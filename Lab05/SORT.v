==> flow/design.v <==
module SORT(
	input clk,
	input rst_n,
	input in_valid1,
	input in_valid2,
	input[4:0] in,
	input mode,
	input[1:0] op,
	output reg out_valid,
	output reg[4:0] out
);
	wire[4:0] stkTop,queTop;
	wire[54:0] stkRaw,queRaw,outRaw,outRawMask;
	wire[1:0] opStk,opQue;
	wire[4:0] max;
	wire[9:0] maxLocation;
	reg modeReg;
	reg[3:0] outCnt;
	reg[54:0] outReg;
	integer cnt;
	wire containerRst_n;
	assign containerRst_n=rst_n&&!(out_valid&&outCnt==1);
	assign outRaw=(out_valid?outReg:(modeReg?queRaw:stkRaw));
	assign opStk=(in_valid1&&modeReg==0)?op:2;
	assign opQue=(in_valid1&&modeReg==1)?op:2;
	Stack stk(clk,opStk,in,containerRst_n,stkTop,stkRaw);
	Queue que(clk,opQue,in,containerRst_n,queTop,queRaw);
	MaxFind kernel(outRaw,max,maxLocation);
	BitMask mask(maxLocation,maxLocation,outRaw,outRawMask);
	always@(posedge clk, negedge rst_n)begin
		if(!rst_n)begin
			out_valid<=0;
			out<=0;
			outCnt<=0;
			outReg<=0;
		end else if(in_valid2)
			modeReg<=mode;
		else if(in_valid1&&op==2)begin
			out<=max;
			outReg<=outRawMask;
			outCnt<=1;
			out_valid<=1;
		end else if(outCnt&&outCnt<10)begin
			out<=max;
			outReg[maxLocation*5+:5]<=0;
			out<=max;
			outCnt<=outCnt+1;
		end else if(outCnt==10)begin
			out_valid<=0;
			out<=0;
			outCnt<=0;
			outReg<=0;
		end
	end
endmodule
module BitMask(
	input[9:0] lower,
	input[9:0] upper,
	input[54:0] in,
	output[54:0] out
);
	genvar cnt;
	generate
		for(cnt=0;cnt<=54;cnt=cnt+1)begin:a
			assign out[cnt]=(lower*5<=cnt&&cnt<upper*5+5)?0:in[cnt];
		end
	endgenerate
endmodule
module MaxFind(
	input[11*5-1:0] in,
	output[4:0] out,
	output[9:0] idx
);
	wire[4:0] a,b,c,d,e,f,g,h,i,j;
	wire[9:0] A,B,C,D,E,F,G,H,I,J;
	assign {a,b,c,d,e}={
		in[0 +:5]>in[1*5+:5]?in[0+:5]:in[1*5+:5],
		in[2*5+:5]>in[3*5+:5]?in[2*5+:5]:in[3*5+:5],
		in[4*5+:5]>in[5*5+:5]?in[4*5+:5]:in[5*5+:5],
		in[6*5+:5]>in[7*5+:5]?in[6*5+:5]:in[7*5+:5],
		in[8*5+:5]>in[9*5+:5]?in[8*5+:5]:in[9*5+:5]
	};
	assign {A,B,C,D,E}={
		in[0+:5]>in[1*5+:5]?10'b0:10'b1,
		in[2*5+:5]>in[3*5+:5]?10'b10:10'b11,
		in[4*5+:5]>in[5*5+:5]?10'b100:10'b101,
		in[6*5+:5]>in[7*5+:5]?10'b110:10'b111,
		in[8*5+:5]>in[9*5+:5]?10'b1000:10'b1001
	};
	assign {f,g,h,i,j}={
		a>b?a:b,
		c>d?c:d,
		e>in[10*5+:5]?e:in[10*5+:5],
		f>g?f:g,
		i>h?i:h
	};
	assign {F,G,H,I,J}={
		a>b?A:B,
		c>d?C:D,
		e>in[10*5+:5]?E:10'b1010,
		f>g?F:G,
		i>h?I:H
	};
	assign out=j;
	assign idx=J;
endmodule
module Stack(
	input clk,
	input[1:0] mode,
	input[4:0] in,
	input rst_n,
	output[4:0] top,
	output reg[54:0] data
);
	assign top=data[4:0];	
	always@(posedge clk, negedge rst_n)begin
		if(!rst_n) data<=0;
		else case(mode)
		0: data<={5'b0,data[54:5]};
		1: data<={data[49:0],in};
		default: data<=data;
		endcase
	end
endmodule
module Queue(
	input clk,
	input[1:0] mode,
	input[4:0] in,
	input rst_n,
	output[4:0] top,
	output reg[54:0]data
);
	reg[8:0] size;
	assign top=data[4:0];
	always@(posedge clk, negedge rst_n)begin
		if(!rst_n)begin
			data<=0;
			size<=0;
		end else case(mode)
		0:begin
			data<={5'b0,data[54:5]};
			size<=size-5;
		end 1:begin
			data[size+:5]<=in;
			size<=size+5;
		end default:begin
			data<=data;
			size<=size;
		end
		endcase
	end
endmodule
Step by step through the tools: SORT
What the tools print for SORT, step after step. Line numbers count from 1 in the design file above. A cell with - has no value.

Top: SORT. Clock input: clk. Cell library: sky130hd. Corner: tt_025C_1v80.

Word-level counts
Yosys after proc, flatten, opt, wreduce and memory -nomap, before mapping. Memory bits, and registers merged into a memory's read port (data or address), are not among the register bits. Print and check cells are not counted. Equal cells are merged and count once.

The figure for register bits is 185. The figure for latch bits is 0. Under RAM bits stands 0. ROM bits: 0. Clocked read ports x word width: 0. The figure for memory cells is 0. For bits of input ports the number is 12. Output and inout bits: 6. The figure for cells after elaboration is 319.

Under add/subtract/negate cells stands 6. Under multiply operators stands 1. The figure for div/mod/pow operators is 0. The figure for order comparisons is 121. The entry for eq/ne operators reads 6. Shift operators: 4. Muxes and demuxes: 94. The entry for bitwise logic cells reads 8. The entry for reductions and logical operators reads 71.

Operators by type and width (number): 32-bit by 6-bit less-or-equal comparator with 1-bit output (second input constant) (23); 6-bit by 32-bit less-than comparator with 1-bit output (first input constant) (23); 32-bit by 5-bit less-or-equal comparator with 1-bit output (second input constant) (16); 5-bit by 32-bit less-than comparator with 1-bit output (first input constant) (16); 55-bit 2-to-1 mux (5); 32-bit by 4-bit less-or-equal comparator with 1-bit output (second input constant) (8); 4-bit by 32-bit less-than comparator with 1-bit output (first input constant) (8); 55-bit case mux with 2-bit select (2); 3-bit by 32-bit less-than comparator with 1-bit output (first input constant) (4); 32-bit by 3-bit less-or-equal comparator with 1-bit output (second input constant) (4); 5-bit by 33-bit variable shift with 55-bit output (first input constant) (2); 55-bit bitwise AND (2); 55-bit bitwise OR (2); 55-bit NOT (2); 5-bit 2-to-1 mux (13); 1-bit by 32-bit less-than comparator with 1-bit output (first input constant) (2); 2-bit by 32-bit less-than comparator with 1-bit output (first input constant) (2); 32-bit by 2-bit less-or-equal comparator with 1-bit output (second input constant) (2); 1-bit 2-to-1 mux (63); 1-bit logical AND (60); 1-bit by 33-bit variable shift with 55-bit output (first input constant) (1); 5-bit by 33-bit variable shift with 55-bit output (1); 5-bit > comparator (10); 10-bit 2-to-1 mux (5); 10-bit by 3-bit multiplier with 13-bit output (second input constant) (1); 32-bit negator with 33-bit output (1); 9-bit negator with 33-bit output (1); 32-bit by 1-bit less-or-equal comparator with 1-bit output (second input constant) (1).

Not listed: further kinds 22, cells in them 31.

Logic depth
Yosys ltp: most cells in a row. Word level: on the elaborated netlist, between registers, memories and ports. Mapped: between sequential cells and ports; inverters and the memories' decode and read muxes count.

Under depth in word-level cells stands 18. The figure for ABC_AREA is 0. For depth in mapped cells the number is 49. The entry for gate-level depth less buffers reads 41.

Synthesis result
The flow's flattened synthesis, as Yosys stat reports it; memories are mapped. The netlist is that of the ABC_AREA named above (0 if unset); the other value can give another one.

The entry for mapped cells reads 1791. For mapped area the number is 14495.2 sq um. The entry for sequential part of the area reads 4634.4 sq um. Mapped flip-flops: 185. The entry for buffer cells reads 112.

Cells by type: sky130_fd_sc_hd__dfrtp_1 (number 184, area in all 4.6E+03 sq um); sky130_fd_sc_hd__mux2i_1 (number 135, area in all 1.35E+03 sq um); sky130_fd_sc_hd__ha_1 (number 73, area in all 913.376 sq um); sky130_fd_sc_hd__o21ai_0 (number 165, area in all 825.792 sq um); sky130_fd_sc_hd__a21oi_1 (number 157, area in all 785.754 sq um); sky130_fd_sc_hd__nand2_1 (number 201, area in all 754.474 sq um); sky130_fd_sc_hd__nor2_1 (number 196, area in all 735.706 sq um); sky130_fd_sc_hd__clkbuf_1 (number 84, area in all 315.302 sq um); sky130_fd_sc_hd__inv_1 (number 71, area in all 266.506 sq um); sky130_fd_sc_hd__o211ai_1 (number 32, area in all 240.23 sq um); sky130_fd_sc_hd__o21ai_1 (number 46, area in all 230.221 sq um); sky130_fd_sc_hd__nand3_1 (number 35, area in all 175.168 sq um); sky130_fd_sc_hd__a21o_1 (number 23, area in all 172.666 sq um); sky130_fd_sc_hd__o31ai_1 (number 21, area in all 157.651 sq um); sky130_fd_sc_hd__a22o_1 (number 16, area in all 140.134 sq um); sky130_fd_sc_hd__mux2_2 (number 12, area in all 135.13 sq um); sky130_fd_sc_hd__a32o_1 (number 13, area in all 130.125 sq um); sky130_fd_sc_hd__xnor2_1 (number 14, area in all 122.618 sq um).

Not listed: further types 75, cells in them 313. The figures by module come from a second, unflattened synthesis with its own total; it is not the netlist above.

The entry for cells (unflattened synthesis) reads 1993. The entry for area total of the unflattened synthesis reads 16519.6 sq um.

Rows give one instance, submodules left out.

Modules: Queue (instances 1, cells 606, area 4789.6 sq um, seq. area 1601.5 sq um); SORT (instances 1, cells 449, area 4275.4 sq um, seq. area 1656.6 sq um); BitMask (instances 1, cells 417, area 2736.4 sq um, seq. area 0.0 sq um); Stack (instances 1, cells 233, area 2553.7 sq um, seq. area 1376.3 sq um); MaxFind (instances 1, cells 288, area 2164.6 sq um, seq. area 0.0 sq um).

Timing after synthesis
Source: OpenSTA report_checks on the synthesized netlist (no wires, ideal clock, input and output delay 20% of the period each), path of least setup slack; recovery checks are left aside. Register names are those of the netlist, which keeps one name where synthesis merged equal registers.

Path type: register -> register. Start: register out_valid. End: register outReg[29]. Period: 8510 ps. For library setup time the number is 126 ps. The entry for time at the first pin reads 0 ps. Arrival: 9007 ps. Under required time stands 8384 ps. The figure for slack is -623 ps. Path delay: 9133 ps. Under driving pins on the path stands 44. The figure for path buffers is 6. The entry for synthesis period reached reads 9133 ps.

"path delay" = arrival - input delay + setup time. "driving pins on the path": output pins that drive a net of the path, with the launching flip-flop's if there is one; two outputs of one cell count as two. "synthesis period reached" = period - worst setup slack (recovery checks aside). The figure is calculated, with input and output delays left at 20% of the set period. At most two assigning lines are given for a register; there are more. Lines with a computed index may be missing from the assigning lines.

Cell sequence: sky130_fd_sc_hd__dfrtp_1 -> sky130_fd_sc_hd__clkbuf_1 -> sky130_fd_sc_hd__clkbuf_1 -> sky130_fd_sc_hd__nor2_1 -> sky130_fd_sc_hd__a21oi_1 -> sky130_fd_sc_hd__inv_1 -> sky130_fd_sc_hd__ha_1 -> sky130_fd_sc_hd__nor2b_1 -> sky130_fd_sc_hd__o21a_1 -> sky130_fd_sc_hd__o31a_1 -> sky130_fd_sc_hd__buf_6 -> sky130_fd_sc_hd__mux2i_1 -> sky130_fd_sc_hd__inv_1 -> sky130_fd_sc_hd__ha_1 -> sky130_fd_sc_hd__a21oi_1 -> sky130_fd_sc_hd__nor2_1 -> sky130_fd_sc_hd__o32ai_4 -> sky130_fd_sc_hd__mux2_2 -> [... 8 more ...] -> sky130_fd_sc_hd__a211oi_2 -> sky130_fd_sc_hd__a32o_4 -> sky130_fd_sc_hd__inv_4 -> sky130_fd_sc_hd__nand2_1 -> sky130_fd_sc_hd__inv_2 -> sky130_fd_sc_hd__a222oi_1 -> sky130_fd_sc_hd__buf_4 -> sky130_fd_sc_hd__ha_1 -> sky130_fd_sc_hd__ha_1 -> sky130_fd_sc_hd__ha_1 -> sky130_fd_sc_hd__buf_2 -> sky130_fd_sc_hd__nand2_1 -> sky130_fd_sc_hd__nor2_1 -> sky130_fd_sc_hd__mux2_2 -> sky130_fd_sc_hd__a311oi_2 -> sky130_fd_sc_hd__and2_1 -> sky130_fd_sc_hd__o21ai_1 -> sky130_fd_sc_hd__a221o_1.

RTL lines, path after synthesis: start, declared (line 9) `output reg out_valid,`; start, assigned (line 32) `out_valid<=0;`; start, assigned (line 42) `out_valid<=1;`; end, assigned (line 35) `outReg<=0;`; end, assigned (line 40) `outReg<=outRawMask;`; end, declared (line 19) `reg[54:0] outReg;`.

Chain of elaborated cells between the ends: none given.

Record of 2 stored runs of the RTL-to-layout flow on SORT, platform sky130hd. The runs are unordered. Constraints: input delay and output delay 20% of the set period each, output load 0.01 pF.

Flow run 1 has these settings: period_ns 12.3; CORE_UTILIZATION 41; SETUP_SLACK_MARGIN 0.56; PLACE_DENSITY_LB_ADDON 0.22; CORE_ASPECT_RATIO 0.56; CELL_PAD_IN_SITES_GLOBAL_PLACEMENT 1; CELL_PAD_IN_SITES_DETAIL_PLACEMENT 0; TNS_END_PERCENT 90; SLEW_MARGIN 20; MIN_ROUTING_LAYER met2; MAX_ROUTING_LAYER met5; CAP_MARGIN 20; CORE_MARGIN 2. Outcome: incomplete, routing halted on GRT-0116.

Flow run 2 has these settings: period_ns 6.62; CORE_UTILIZATION 34; SETUP_SLACK_MARGIN -0.59; PLACE_DENSITY_LB_ADDON 0.02; CORE_MARGIN 10; CELL_PAD_IN_SITES_DETAIL_PLACEMENT 2; TNS_END_PERCENT 90; ABC_AREA 1; CTS_CLUSTER_SIZE 79; CTS_CLUSTER_DIAMETER 109; CAP_MARGIN 30; MIN_ROUTING_LAYER met1; MAX_ROUTING_LAYER met5; SLEW_MARGIN 20. Outcome: incomplete, routing halted on DPL-0033.
