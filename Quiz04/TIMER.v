==> flow/design.v <==
module BTN_ctrl(
	input clk,
	input BTN_SOUTH,
	input BTN_NORTH,
	input BTN_EAST,
	input BTN_WEST,
	output reg [1:0] stat,
	output reg dec,
	output reg inc
);
	parameter mili=50000;
	parameter hold=100*mili;
	wire rst=BTN_SOUTH;
	wire onclick=|{BTN_EAST,BTN_NORTH,BTN_WEST};
	integer cnt;
	always@(posedge clk, posedge rst)
		if(rst)
			{stat,dec,inc,cnt}<=0;
		else if(onclick)
			if(cnt<hold)cnt<=cnt+1;
			else if(cnt==hold)begin
				if(BTN_EAST&&stat==0){dec,inc}<=2'b01;
				else if(BTN_WEST&&stat==0){dec,inc}<=2'b10;
				else case(stat)
				0:stat<=1;
				1:stat<=2;
				2:stat<=1;
				default:stat<=2;
				endcase
				cnt<=cnt+1;
			end else begin
				cnt<=cnt;
				{dec,inc}<=0;
			end
		else cnt<=0;
endmodule
module LCD_module(
	input rst,
	input clk,
	input[16*8-1:0] rowA,
	input[16*8-1:0] rowB,
	output LCD_E,
	output LCD_RS,
	output LCD_RW,
	output[3:0] LCD_D
);
	reg inited;
	reg init_e,init_rs,init_rw;
	reg text_e,text_rs,text_rw;
	reg[3:0] init_d,text_d;
	wire[6:0] tCnt;
	reg[30:0] init_cnt,text_cnt;
	reg[3:0] icode,tcode;
	assign tCnt=text_cnt[23:17];
	assign LCD_E=inited?text_e:init_e;
	assign LCD_RS=inited?text_rs:init_rs;
	assign LCD_RW=inited?text_rw:init_rw;
	assign LCD_D=inited?text_d:init_d;
	wire [12*4-1:0] cmdLine=48'h333228060c01;
	always@(posedge clk,posedge rst)
		if(rst)begin
			init_e<=0;
			init_rs<=0;
			init_rw<=1;
			inited<=0;
			init_d<=0;
			init_cnt<=0;
			icode<=0;
		end else if(!inited)begin
			init_rs<=0;
			init_rw<=0;
			init_e<=init_cnt[19];
			init_cnt<=(init_cnt[23:20]<12)?init_cnt+1:init_cnt;
			init_d<=icode;
			case(init_cnt[23:20])
			0:icode<=4'h3;
			1:icode<=4'h3;
			2:icode<=4'h3;
			3:icode<=4'h2;
			4:icode<=4'h2;
			5:icode<=4'h8;
			6:icode<=4'h0;
			7:icode<=4'h6;
			8:icode<=4'h0;
			9:icode<=4'hC;
			10:icode<=4'h0;
			11:icode<=4'h1;
			default:
			{init_rw,inited}<=2'b11;
			endcase
		end
	always@(posedge clk, posedge rst)
		if(rst)begin
			text_e<=0;
			text_rs<=0;
			text_rw<=0;
			text_d<=0;
			text_cnt<=0;
			tcode<=0;
		end else if(inited)begin
			text_rs<=1;
			text_rw<=0;
			text_e<=text_cnt[16];
			text_cnt<=(text_cnt[23:17]<68)?text_cnt+1:0;
			text_d<=tcode;
			if(tCnt==0)
				{text_rs,text_rw,tcode}<=6'b001000;
			else if(tCnt==1)
				{text_rs,text_rw,tcode}<=0;
			else if(tCnt<2+32)
				tcode<=rowA[(33-tCnt)*4+:4];
			else if(tCnt==2+32+0)
				{text_rs,text_rw,tcode}<=6'b001100;
			else if(tCnt==2+32+1)
				{text_rs,text_rw,tcode}<=0;
			else if(tCnt<2+32+2+32)
				tcode<=rowB[(67-tCnt)*4+:4];
			else
				{text_rs,text_rw,tcode}<=6'b010000;
		end
endmodule
module LED_ctrl(
	input isOver,
	input clk,
	input rst,
	output [7:0] LED
);
reg [23:0] cnt;
always@(posedge clk,posedge rst)
begin
	if(rst)
	cnt<=0;
	else if(isOver)
	cnt<=cnt+1;
	else
	cnt<=0;
end
assign LED = (cnt[23]==1)? 7'b1111111:0;
endmodule
module TIMER(
	input clk,
	input BTN_SOUTH,
	input BTN_WEST,
	input BTN_NORTH,
	input BTN_EAST,
	input[3:0] SW,
	output [7:0] LED,
	output LCD_E,
	output LCD_RS,
	output LCD_RW,
	output[3:0] LCD_D
);
	parameter mili=50000;
	parameter sec=1000*mili;
	reg[16*8-1:0] rowA,rowB;
	reg isOver;
	wire rst=BTN_SOUTH;
	wire[1:0] stat;
	wire dec,inc;
	LCD_module lcd(
		.rst(BTN_SOUTH),
		.clk(clk),
		.LCD_E(LCD_E),
		.LCD_RS(LCD_RS),
		.LCD_RW(LCD_RW),
		.LCD_D(LCD_D),
		.rowA(rowA),
		.rowB(rowB)
	);
	BTN_ctrl btn(
		.clk(clk),
		.BTN_SOUTH(BTN_SOUTH),
		.BTN_NORTH(BTN_NORTH),
		.BTN_WEST(BTN_WEST),
		.BTN_EAST(BTN_EAST),
		.stat(stat),
		.dec(dec),
		.inc(inc)
	);
	LED_ctrl LED_control(
	.clk(clk),
	.rst(rst),
	.LED(LED),
	.isOver(isOver)
	);
	reg[127:0] origLine;
	reg[3:0] minA,minB,secA,secB;
	wire[7:0] zero="0";
	integer cnt;
	always@(posedge clk, posedge rst)
		if(rst)begin
			rowA<={16{" "}};
			rowB<={16{" "}};
			cnt<=0;
			{minA,minB,secA,secB}<=0;
			isOver<=0;
		end else begin
			case(stat)
			0:begin
				origLine<={"TIME ",zero+minA,zero+minB,":",zero+secA,zero+secB,{6{" "}}};
				case(SW)
				4'b0001:begin
					if(secB+inc-dec==10) secB<=0;
					else if(secB+inc-dec>9)secB<=9;
					else secB<=secB+inc-dec;
				end 4'b0010:begin
					if(secA+inc-dec==6) secA<=0;
					else if(secA+inc-dec>5)secA<=5;
					else secA<=secA+inc-dec;
				end 4'b0100:begin
					if(minB+inc-dec==10) minB<=0;
					else if(minB+inc-dec>9)minB<=9;
					else minB<=minB+inc-dec;
				end 4'b1000:begin
					if(minA+inc-dec==6) minA<=0;
					else if(minA+inc-dec>5)minA<=5;
					else minA<=minA+inc-dec;
				end 4'b0000: {minA,minB,secA,secB}<={minA,minB,secA,secB};
				default: {minA,minB,secA,secB}<={minA,minB,secA,secB}; 
				endcase
			end 1:begin
				rowB<=origLine;
				if(cnt<sec)cnt<=cnt+1;
				else begin
					cnt<=0;
					if(&{!minA,!minB,!secA,!secB}) isOver<=1;
					else if(secB>0) secB<=secB-1;
					else begin
						secB<=9;
						if(secA>0) secA<=secA-1;
						else begin
							secA<=5;
							if(minB>0) minB<=minB-1;
							else begin
								minB<=9;
								minA<=minA-1;
							end
						end
					end
				end
			end default: begin
			end endcase
			rowA[127:8*11]<={zero+minA,zero+minB,":",zero+secA,zero+secB};
			if(isOver)begin
				if(cnt<500*mili)begin
					rowA[8*11-1:0]<={11{" "}};
					cnt<=cnt+1;
				end else if(cnt<sec)begin
					rowA[8*11-1:0]<=" Time's UP!";
					cnt<=cnt+1;
				end else cnt<=0;
			end else if(secB!=5&&secB!=0)
				rowA[8*11-1:0]<={11{" "}};
			else
				rowA[8*11-1:0]<="FIVE <3 OWO";
		end
endmodule
Reports on TIMER
Tool output for the design above, in the order of the flow.
Line numbers count from 1 in the design file above.
Cell names lack the library's common part.
{ "inputs": {"top_module": "TIMER", "clk_port": "clk", "library": "sky130hd", "pvt_corner": "tt_025C_1v80"} }

Word level
Yosys after proc, flatten, opt, wreduce and memory -nomap, before mapping. Memory bits, and registers merged into a memory's read port (data or address), are not among the register bits. Print and check cells are not counted.
{ "word_totals": {"register_bits": 400, "inputBits": 9, "out_inout_bits": 15, "elab_cells": 227} }
{ "op_classes": {"addsub": 31, "cmp": 13, "eq_ne": 38, "shifts": 2, "mux": 79, "logic": 6, "reduce_and_logical": 31} }
{ "ops": {"columns": ["cell", "count"], "rows": [
  ["88-bit 2-to-1 mux", 3],
  ["128-bit by 32-bit variable part select with 4-bit output", 2],
  ["32-bit 2-to-1 mux", 7],
  ["4-bit 2-to-1 mux", 36],
  ["87-bit 2-to-1 mux", 1],
  ["32-bit by 2-bit adder with 32-bit output (second input constant)", 2],
  ["32-bit by 3-bit > comparator with 1-bit output (second input constant)", 2],
  ["32-bit by 3-bit equality test with 1-bit output (second input constant)", 2],
  ["32-bit by 4-bit > comparator with 1-bit output (second input constant)", 2],
  ["32-bit by 4-bit equality test with 1-bit output (second input constant)", 2],
  ["31-bit by 1-bit adder with 31-bit output (second input constant)", 2],
  ["32-bit by 24-bit < comparator with 1-bit output (second input constant)", 1],
  ["32-bit by 24-bit equality test with 1-bit output (second input constant)", 1],
  ["32-bit by 26-bit < comparator with 1-bit output (second input constant)", 1],
  ["32-bit by 27-bit < comparator with 1-bit output (second input constant)", 1],
  ["4-bit parallel mux with 2-bit select", 4],
  ["31-bit 2-to-1 mux", 1],
  ["6-bit by 4-bit adder with 7-bit output (first input constant)", 4],
  ["4-bit parallel mux with 7-bit select", 1],
  ["24-bit by 1-bit adder with 24-bit output (second input constant)", 1],
  ["5-bit by 1-bit subtractor with 6-bit output", 4],
  ["24-bit 2-to-1 mux", 1],
  ["1-bit 2-to-1 mux", 23],
  ["4-bit by 1-bit adder with 5-bit output", 4],
  ["4-bit by 3-bit equality test with 1-bit output (second input constant)", 5],
  ["4-bit equality test (second input constant)", 5],
  ["4-bit logical NOT", 5],
  ["2-bit inequality test (second input constant)", 9]
]} }
Other operator kinds: 36; their cells: 68.

Depth
Depth = most cells in a row (Yosys ltp): at word level without a register or memory, in the mapped netlist without a sequential cell, where the memories' decode and read muxes count.
{ "logic_depth": {"word_depth": 8, "ABC_AREA": 0, "mapped_depth": 12, "mapped_depth_nobuf": 11} }

Netlist
Source: synth_stat.txt of the flow (Yosys; design flattened, memories mapped). It holds for the ABC_AREA given above (unset counts as 0); a run with the other value may have another netlist.
The area totals of this step are shown rounded.
{ "types": {"columns": ["cell", "count", "type_area_um2"], "rows": [
  ["dfrtp_1", 215, 5380.16],
  ["ha_1", 47, 588.064],
  ["nor2_1", 136, 510.49],
  ["edfxtp_1", 16, 480.461],
  ["xnor2_1", 54, 472.954],
  ["mux2_2", 41, 461.693],
  ["nand2_1", 122, 457.939],
  ["xor2_1", 51, 446.678],
  ["o21ai_0", 65, 325.312],
  ["a21oi_1", 62, 310.298],
  ["nand3_1", 58, 290.278],
  ["inv_1", 59, 221.462],
  ["nand4_1", 29, 181.424],
  ["o31ai_1", 22, 165.158],
  ["mux2i_1", 16, 160.154],
  ["or3_1", 25, 156.4],
  ["and3_1", 24, 150.144],
  ["clkbuf_1", 36, 135.13]
]} }
Not listed: further types 73, cells in them 302.
{ "mapped": {"cell_count": 1380, "area_um2": 13360, "ff_cells": 236, "buf_cells": 66} }
The figures by module come from a second, unflattened synthesis with its own total; it is not the netlist above.
{ "unflattened": {"cells_unflattened": 1419, "hier_area_um2": 14660} }
Each row is one instance without its submodules.
{ "by_module": {"columns": ["module", "instances", "cells", "area_um2"], "rows": [
  ["TIMER", 1, 591, 5732],
  ["LCD_module", 1, 452, 5588],
  ["BTN_ctrl", 1, 244, 2093],
  ["LED_ctrl", 1, 132, 1242]
]} }

Path before layout
Path of least setup slack by OpenSTA after synthesis, without wires, with an ideal clock, recovery checks aside; 20% of the period is set as input and as output delay. Where synthesis merged equal registers, the netlist keeps one of their names.
{ "synth_timing": {"kind": "register to register", "startpoint": "reg lcd.text_cnt[18]", "endpoint": "reg lcd.tcode[0]", "period_ps": 3470, "setup_ps": 95, "launch_ps": 0, "t_arrival_ps": 2659, "slack_ps": 716, "delay_ps": 2754, "path_stages": 11, "path_buffers": 2, "synth_period_reached_ps": 2754} }
"delay_ps" is the arrival time less input delay plus setup time.
"path_stages": output pins that drive a net of the path, with the launching flip-flop's if there is one; two outputs of one cell count as two.
"synth_period_reached_ps" is the clock period less the worst setup slack; recovery checks do not enter. This is arithmetic on one report: input and output delays are still those of the set period (20% each).
The rows between start and end are the longest chain of elaborated cells between them; the timing report does not say that the signal goes this way. Where chains are equally long, one stands for them.
A line is the first line of the expression or statement that the cell stems from. Yosys adds cells for indexed reads and writes and turns some case tables into memories.
A register here has more assigning lines than the two given.
{ "synth_via": {"path_cell_list": "dfrtp_1 buf_2 inv_1 clkbuf_1 ha_1 nor3b_1 and3_1 o21ai_0 a2111o_1 and3_1 o31ai_1", "elab_chain_cells": 8} }
{ "synth_rtl": {"columns": ["element", "line", "rtl"], "rows": [
  ["start: declaration", 52, "reg[30:0] init_cnt,text_cnt;"],
  ["start: assignment", 98, "text_cnt<=0;"],
  ["start: assignment", 104, "text_cnt<=(text_cnt[23:17]<68)?text_cnt+1:0;"],
  ["7-bit by 7-bit subtractor with 8-bit output", 117, "tcode<=rowB[(67-tCnt)*4+:4];"],
  ["128-bit by 32-bit variable part select with 4-bit output", 117, null],
  ["4-bit 2-to-1 mux", 116, "else if(tCnt<2+32+2+32)"],
  ["4-bit 2-to-1 mux", 114, "else if(tCnt==2+32+1)"],
  ["4-bit 2-to-1 mux", 112, "else if(tCnt==2+32+0)"],
  ["4-bit 2-to-1 mux", 110, "else if(tCnt<2+32)"],
  ["4-bit 2-to-1 mux", 108, "else if(tCnt==1)"],
  ["4-bit 2-to-1 mux", 106, "if(tCnt==0)"],
  ["end: assignment", 111, "tcode<=rowA[(33-tCnt)*4+:4];"],
  ["end: assignment", 117, null],
  ["end: declaration", 53, "reg[3:0] icode,tcode;"]
]} }

Timing after layout
Path of least setup slack in the final report of job 1 (OpenROAD, finished layout, wires in). Where an end is a register, its clock arrival counts in the times.
The path's times are printed in steps of 10 ps; the period is the one set.
{ "layout_timing": {"kind": "register to register", "startpoint": "reg btn.dec", "endpoint": "reg secB[0]", "period_ps": 3110, "setup_ps": 110, "launch_ps": 550, "t_arrival_ps": 2980, "slack_ps": 590, "path_stages": 10, "path_buffers": 1} }
The rows between start and end are the longest chain of elaborated cells between them; the timing report does not say that the signal goes this way. Where chains are equally long, one stands for them.
A register here has more assigning lines than the two given.
{ "layout_via": {"path_cell_list": "dfrtp_1 ha_4 inv_8 ha_4 fa_2 buf_4 xor2_1 o21ai_0 or3_1 a32o_1", "elab_chain_cells": 6} }
{ "layout_rtl": {"columns": ["element", "line", "rtl"], "rows": [
  ["start: declaration", 8, "output reg dec,"],
  ["5-bit by 1-bit subtractor with 6-bit output", 204, "else if(secB+inc-dec>9)secB<=9;"],
  ["32-bit by 4-bit > comparator with 1-bit output", 204, null],
  ["4-bit 2-to-1 mux", 204, null],
  ["4-bit 2-to-1 mux", 203, "if(secB+inc-dec==10) secB<=0;"],
  ["4-bit 2-to-1 mux", 201, "case(SW)"],
  ["4-bit parallel mux with 2-bit select", 198, "case(stat)"],
  ["end: assignment", 205, "else secB<=secB+inc-dec;"],
  ["end: assignment", 227, "else if(secB>0) secB<=secB-1;"],
  ["end: declaration", 187, "reg[3:0] minA,minB,secA,secB;"]
]} }

FLOW RESULTS
============

Settings and measured results of 2 stored flow runs for module TIMER (sky130hd), not sorted in any way. The constraints put input and output delay at 20% of the set period each and load the outputs with 0.01 pF.
By "timing.achieved_period_ps" is meant the clock period of the run minus its worst setup slack. This is arithmetic on one report: input and output delays are still those of the set period (20% each).
"worstPathTime_ps" means the part of the period allowed to the worst setup path (the constraints hold back 20% at inputs and 20% at outputs) less its slack; where the path has registers, the arrival times of their clocks count too.
"power.total_mw": no workload was simulated; the value follows from the tool's default switching activity.
"worstPathTime_ps" is given in steps of 10 ps.
Measured values are rounded.
[
  {
    "run": "job 1",
    "settings": { "period_ns": 3.11, "CORE_UTILIZATION": 34, "SETUP_SLACK_MARGIN": 0.85, "HOLD_SLACK_MARGIN": 0.28, "GPL_ROUTABILITY_DRIVEN": 0, "CTS_CLUSTER_SIZE": 91, "CAP_MARGIN": 10, "MIN_ROUTING_LAYER": "met2", "CORE_MARGIN": 2, "SLEW_MARGIN": 20 },
    "results": { "synthArea_um2": 13360, "die_footprint_um2": 40890, "post_route_util_pct": 43.0, "fin_ws_ps": 585, "power.total_mw": 7.030, "timing.achieved_period_ps": 2525, "worstPathTime_ps": 2520, "worst_path_kind": "register to register" }
  },
  {
    "run": "job 2",
    "settings": { "period_ns": 3.53, "CORE_UTILIZATION": 62, "SETUP_SLACK_MARGIN": 0.97, "PLACE_DENSITY_LB_ADDON": 0.1, "CORE_MARGIN": 10, "CELL_PAD_IN_SITES_GLOBAL_PLACEMENT": 3, "GPL_TIMING_DRIVEN": 1, "CTS_CLUSTER_SIZE": 17, "CAP_MARGIN": 20, "SLEW_MARGIN": 20 },
    "outcome": "no results, placement failed with FLW-0024"
  }
]
