==> flow/design.v <==
module Online_test2(
	input clk,
	input rst_n,
	input in_valid1,
	input in_valid2,
	input[5:0] in,
	input[3:0] mode,
	output reg out_valid,
	output reg[5:0] out
);
	reg proc; 
	reg[63:0] traversed;
	reg[53:0] map;  
	reg[39:0] modeArr;
	always@(posedge clk, negedge rst_n)begin
		if(!rst_n)begin
			map<=0;
			modeArr<=0;
			proc<=0;
			out_valid<=0;
			out<=0;
			traversed<=0;
		end else if(!proc)begin
			if(in_valid1)
				if(in==0) proc<=1;
				else if(!traversed[in])begin
					map <= {in,map[53:6]};
					traversed[in]<=1;
				end else map<=map;
			else map<=map;
			if(in_valid2)
				modeArr<={mode,modeArr[39:4]};
			else modeArr<=modeArr;
		end else begin
			if(!modeArr&&map)begin
				out_valid<=1;
				out<= map[5:0];
				map<=(map>>6);
			end else if(out_valid)begin
				out_valid<=0;
				map<=0;
				modeArr<=0;
				proc<=0;
				out<=0;
				traversed<=0;
			end else begin
				case(modeArr[3:0])
				1:{map[5:0],map[11:6]}<={map[11:6],map[5:0]};
				2:{map[11:6],map[17:12]}<={map[17:12],map[11:6]};
				3:{map[5:0],map[23:18]}<={map[23:18],map[5:0]};
				4:{map[11:6],map[29:24]}<={map[29:24],map[11:6]};
				5:{map[17:12],map[35:30]}<={map[35:30],map[17:12]};
				6:{map[23:18],map[29:24]}<={map[29:24],map[23:18]};
				7:{map[29:24],map[35:30]}<={map[35:30],map[29:24]};
				8:{map[23:18],map[41:36]}<={map[41:36],map[23:18]};
				9:{map[29:24],map[47:42]}<={map[47:42],map[29:24]};
				10:{map[35:30],map[53:48]}<={map[53:48],map[35:30]};
				11:{map[41:36],map[47:42]}<={map[47:42],map[41:36]};
				12:{map[47:42],map[53:48]}<={map[53:48],map[47:42]};
				default:map<=map;
				endcase
				modeArr<=(modeArr>>4);
			end
		end
	end
endmodule
Tool chain data of Online_test2
What the tools print for Online_test2, step after step.
Line numbers count from 1 in the design file above.
Not given: n/a
- top: Online_test2
- clock: clk
- standard-cell library: sky130hd
- timing corner: tt_025C_1v80

After elaboration
Source: Yosys, flattened and elaborated, memories not mapped. Widths are those after wreduce. Registers that Yosys merges into a memory's read port (data or address) are not register bits. Print and check cells do not count. Equal cells are merged and count once.
- register bits at 166
- bits of input ports: 14
- noted output and inout bits: 7
- noted elaborated cells: 144
- add/sub/neg operators at 1
- eq/ne operators at 25
- shift operators at 2
- muxes and demuxes: 81
- bitwise operators: 3
- noted reductions and logical operators: 18
- operator list (operator ; count):
    2-to-1 mux 64 bit ; 6
    2-to-1 mux 6 bit ; 56
    2-to-1 mux 40 bit ; 3
    case mux 6 bit (select 3 bit) ; 4
    variable shift 1 x 7 -> 64 bit (first input constant) ; 1
    indexed select 64 x 6 -> 1 bit ; 1
    AND 64 bit ; 1
    bitwise OR 64 bit ; 1
    inverter 64 bit ; 1
    logical AND 1 x 54 -> 1 bit ; 1
    case mux 6 bit (select 2 bit) ; 4
    logical NOT 40 bit ; 1
    AND reduction 4 bit ; 9
    2-to-1 mux 36 bit ; 1
    != test 6 x 2 -> 1 bit (second input constant) ; 4
    case mux 6 bit (select 4 bit) ; 1
    == test 4 bit (second input constant) ; 5
    != test 5 x 2 -> 1 bit (second input constant) ; 4
    == test 4 x 3 -> 1 bit (second input constant) ; 4
    != test 2 bit (second input constant) ; 4
    == test 4 x 2 -> 1 bit (second input constant) ; 2
    negation 6 -> 7 bit ; 1
    != test 7 x 2 -> 1 bit (second input constant) ; 1
    nonzero test 2 bit ; 3
    logical NOT 6 bit ; 1
    2-to-1 mux 1 bit ; 6
    AND reduction 5 bit ; 1
    AND reduction 2 bit ; 2
    == test 4 x 1 -> 1 bit (second input constant) ; 1

Longest topological paths
Depth = most cells in a row (Yosys ltp): at word level without a register or memory, in the mapped netlist without a sequential cell, where the memories' decode and read muxes count.
- noted depth after elaboration: 9
- ABC_AREA: 0
- mapped depth: 12
- mapped depth without buffers at 9

Synthesis result
Yosys stat after the flow's synthesis: flattened, memories mapped to cells. It holds for the ABC_AREA given above (unset counts as 0); a run with the other value may have another netlist.
Totals and module areas in this step are rounded.
- mapped cells: 924
- noted synthesis area: 0.008813 mm²
- sequential area at 0.004154 mm²
- mapped flip-flops at 166
- noted buffer cells: 62
- cells by type (type ; count ; total area (µm²)):
    sky130_fd_sc_hd__dfrtp_1 ; 166 ; 4.15E+03
    sky130_fd_sc_hd__nand2_1 ; 170 ; 638.112
    sky130_fd_sc_hd__mux2i_1 ; 36 ; 360.346
    sky130_fd_sc_hd__a22o_1 ; 41 ; 359.094
    sky130_fd_sc_hd__o21ai_0 ; 65 ; 325.312
    sky130_fd_sc_hd__mux2_2 ; 24 ; 270.259
    sky130_fd_sc_hd__o31ai_1 ; 32 ; 240.23
    sky130_fd_sc_hd__a21oi_1 ; 42 ; 210.202
    sky130_fd_sc_hd__mux4_2 ; 9 ; 202.694
    sky130_fd_sc_hd__clkbuf_1 ; 45 ; 168.912
    sky130_fd_sc_hd__o21ai_1 ; 30 ; 150.144
    sky130_fd_sc_hd__nor4_1 ; 23 ; 143.888
    sky130_fd_sc_hd__nor2_1 ; 35 ; 131.376
    sky130_fd_sc_hd__nor3_1 ; 17 ; 85.082
    sky130_fd_sc_hd__inv_1 ; 22 ; 82.579
    sky130_fd_sc_hd__o21ai_2 ; 9 ; 78.826
    sky130_fd_sc_hd__nand3_1 ; 15 ; 75.072
    sky130_fd_sc_hd__o22ai_1 ; 12 ; 75.072
Other cell types: 44; their cells: 131.

Worst setup path after synthesis
OpenSTA on the mapped netlist: ideal clock, no wires. The path of least setup slack (recovery checks aside). Input and output delay are each 20% of the period. Register names are those of the netlist, which keeps one name where synthesis merged equal registers.
- path kind: input to register
- start point: input in[1]
- end point: register traversed[48]
- clock period at 3.54 ns
- input delay at 0.708 ns
- library setup time: 0.075 ns
- noted launch time at the first pin: 0.708 ns
- arrival time: 3.005 ns
- required time: 3.465 ns
- path slack at 0.460 ns
- noted path delay: 2.372 ns
- noted driving pins on the path: 12
- path buffers at 3
- synthesis period reached: 3.08 ns
"path delay" = arrival - input delay + setup time.
"driving pins on the path": output pins that drive a net of the path, with the launching flip-flop's if there is one; two outputs of one cell count as two.
"synthesis period reached" = period - worst setup slack (recovery checks aside). The figure is calculated, with input and output delays left at 20% of the set period.
Between the ends stands the longest chain of elaborated cells between them, by number of cells; it is not shown to be the way that was timed. Of several equally long chains one is given.
A line is the first line of the expression or statement that the cell stems from. Yosys adds cells for indexed reads and writes and turns some case tables into memories.
A register here has more assigning lines than the two given.
- path through: sky130_fd_sc_hd__buf_2 sky130_fd_sc_hd__buf_2 sky130_fd_sc_hd__inv_1 sky130_fd_sc_hd__ha_1 sky130_fd_sc_hd__inv_1 sky130_fd_sc_hd__o221ai_1 sky130_fd_sc_hd__or3_1 sky130_fd_sc_hd__a311oi_4 sky130_fd_sc_hd__o21ai_2 sky130_fd_sc_hd__or4_1 sky130_fd_sc_hd__buf_6 sky130_fd_sc_hd__o21ai_2
- length of the longest elaborated chain at 9
- noted elaborated cells on any way between the ends: 14
- noted RTL lines with such cells: 5
- those cells by class: add/sub: 1; eq/ne: 2; shift: 2; mux: 4; logic: 3; reduce/logical: 2
- ends and longest elaborated chain, after synthesis (item ; line ; text):
    start: declaration ; 6 ; input[5:0] in,
    negation 6 -> 7 bit ; 28 ; traversed[in]<=1;
    variable shift 1 x 7 -> 64 bit ; 28 ;
    inverter 64 bit ; 28 ;
    AND 64 bit ; 28 ;
    bitwise OR 64 bit ; 28 ;
    2-to-1 mux 64 bit ; 26 ; else if(!traversed[in])begin
    2-to-1 mux 64 bit ; 25 ; if(in==0) proc<=1;
    2-to-1 mux 64 bit ; 24 ; if(in_valid1)
    2-to-1 mux 64 bit ; 23 ; end else if(!proc)begin
    end: assignment ; 22 ; traversed<=0;
    end: assignment ; 28 ;
    end: declaration ; 12 ; reg[63:0] traversed;

Worst path after layout
From the final timing report of run 1: the path of least setup slack in the routed layout; clock arrival at registers is part of the times.
- path kind: input to register
- start point: input in[1]
- end point: register map[41]
- clock period at 5.19 ns
- input delay at 1.04 ns
- library setup time: 0.07 ns
- noted launch time at the first pin: 1.04 ns
- arrival time: 4.68 ns
- required time: 5.55 ns
- path slack at 0.87 ns
- noted driving pins on the path: 10
- path buffers at 3
Between the ends stands the longest chain of elaborated cells between them, by number of cells; it is not shown to be the way that was timed. Of several equally long chains one is given.
A register here has more assigning lines than the two given.
- path through: sky130_fd_sc_hd__clkdlybuf4s50_1 sky130_fd_sc_hd__buf_2 sky130_fd_sc_hd__buf_2 sky130_fd_sc_hd__mux2i_1 sky130_fd_sc_hd__o22ai_1 sky130_fd_sc_hd__or3_1 sky130_fd_sc_hd__a311oi_4 sky130_fd_sc_hd__nor3_4 sky130_fd_sc_hd__a21oi_1 sky130_fd_sc_hd__o22a_1
- length of the longest elaborated chain at 5
- noted elaborated cells on any way between the ends: 9
- noted RTL lines with such cells: 4
- those cells by class: eq/ne: 2; shift: 1; mux: 4; reduce/logical: 2
- ends and longest elaborated chain, post-layout (item ; line ; text):
    start: declaration ; 6 ; input[5:0] in,
    indexed select 64 x 6 -> 1 bit ; 26 ; else if(!traversed[in])begin
    2-to-1 mux 6 bit ; 26 ;
    2-to-1 mux 6 bit ; 25 ; if(in==0) proc<=1;
    2-to-1 mux 6 bit ; 24 ; if(in_valid1)
    2-to-1 mux 6 bit ; 23 ; end else if(!proc)begin
    end: assignment ; 27 ; map <= {in,map[53:6]};
    end: assignment ; 29 ; end else map<=map;
    end: declaration ; 13 ; reg[53:0] map;

--- measured runs ---
Module Online_test2, platform sky130hd: 2 stored runs of the flow (Yosys, OpenROAD) with differing settings, in no particular order. Input and output delays are each 20% of the period that was set; the output load is 0.01 pF.
"reached clock period" is the run's clock period less its worst setup slack. It is reckoned from that one timing run; input and output delays stay at 20% of the period that was set.
"power consumption": no workload was simulated; the value follows from the tool's default switching activity.
The results are shown rounded.

Run 1
Settings were period_ns = 5.19; CORE_UTILIZATION = 70; SETUP_SLACK_MARGIN = -0.1; PLACE_DENSITY_LB_ADDON = 0.23; CORE_ASPECT_RATIO = 0.55; CORE_MARGIN = 2; GPL_TIMING_DRIVEN = 0; CTS_CLUSTER_SIZE = 81; CAP_MARGIN = 10; SLEW_MARGIN = 20
- die outline area at 0.01354 mm²
- noted the final setup TNS: 0.000 ns
- noted the synthesis area: 0.008813 mm²
- noted the reached clock period: 4.321 ns
- lowest setup slack: 0.869 ns
- final design utilization at 0.794
- noted the standard-cell area after layout: 0.009781 mm²
- power consumption: 0.004787 W

Run 2
Settings were period_ns = 3.91; CORE_UTILIZATION = 51; SETUP_SLACK_MARGIN = -0.07; PLACE_DENSITY_LB_ADDON = 0.29; CORE_ASPECT_RATIO = 1.18; CELL_PAD_IN_SITES_GLOBAL_PLACEMENT = 2; ABC_AREA = 0; CTS_CLUSTER_DIAMETER = 69; CAP_MARGIN = 10; SLEW_MARGIN = 25; MIN_ROUTING_LAYER = met2; MAX_ROUTING_LAYER = met4; CORE_MARGIN = 2
- die outline area at 0.01835 mm²
- noted the final setup TNS: 0.000 ns
- noted the synthesis area: 0.008813 mm²
- noted the reached clock period: 3.516 ns
- lowest setup slack: 0.394 ns
- final design utilization at 0.584
- noted the standard-cell area after layout: 0.009951 mm²
- power consumption: 0.006375 W
--- end ---
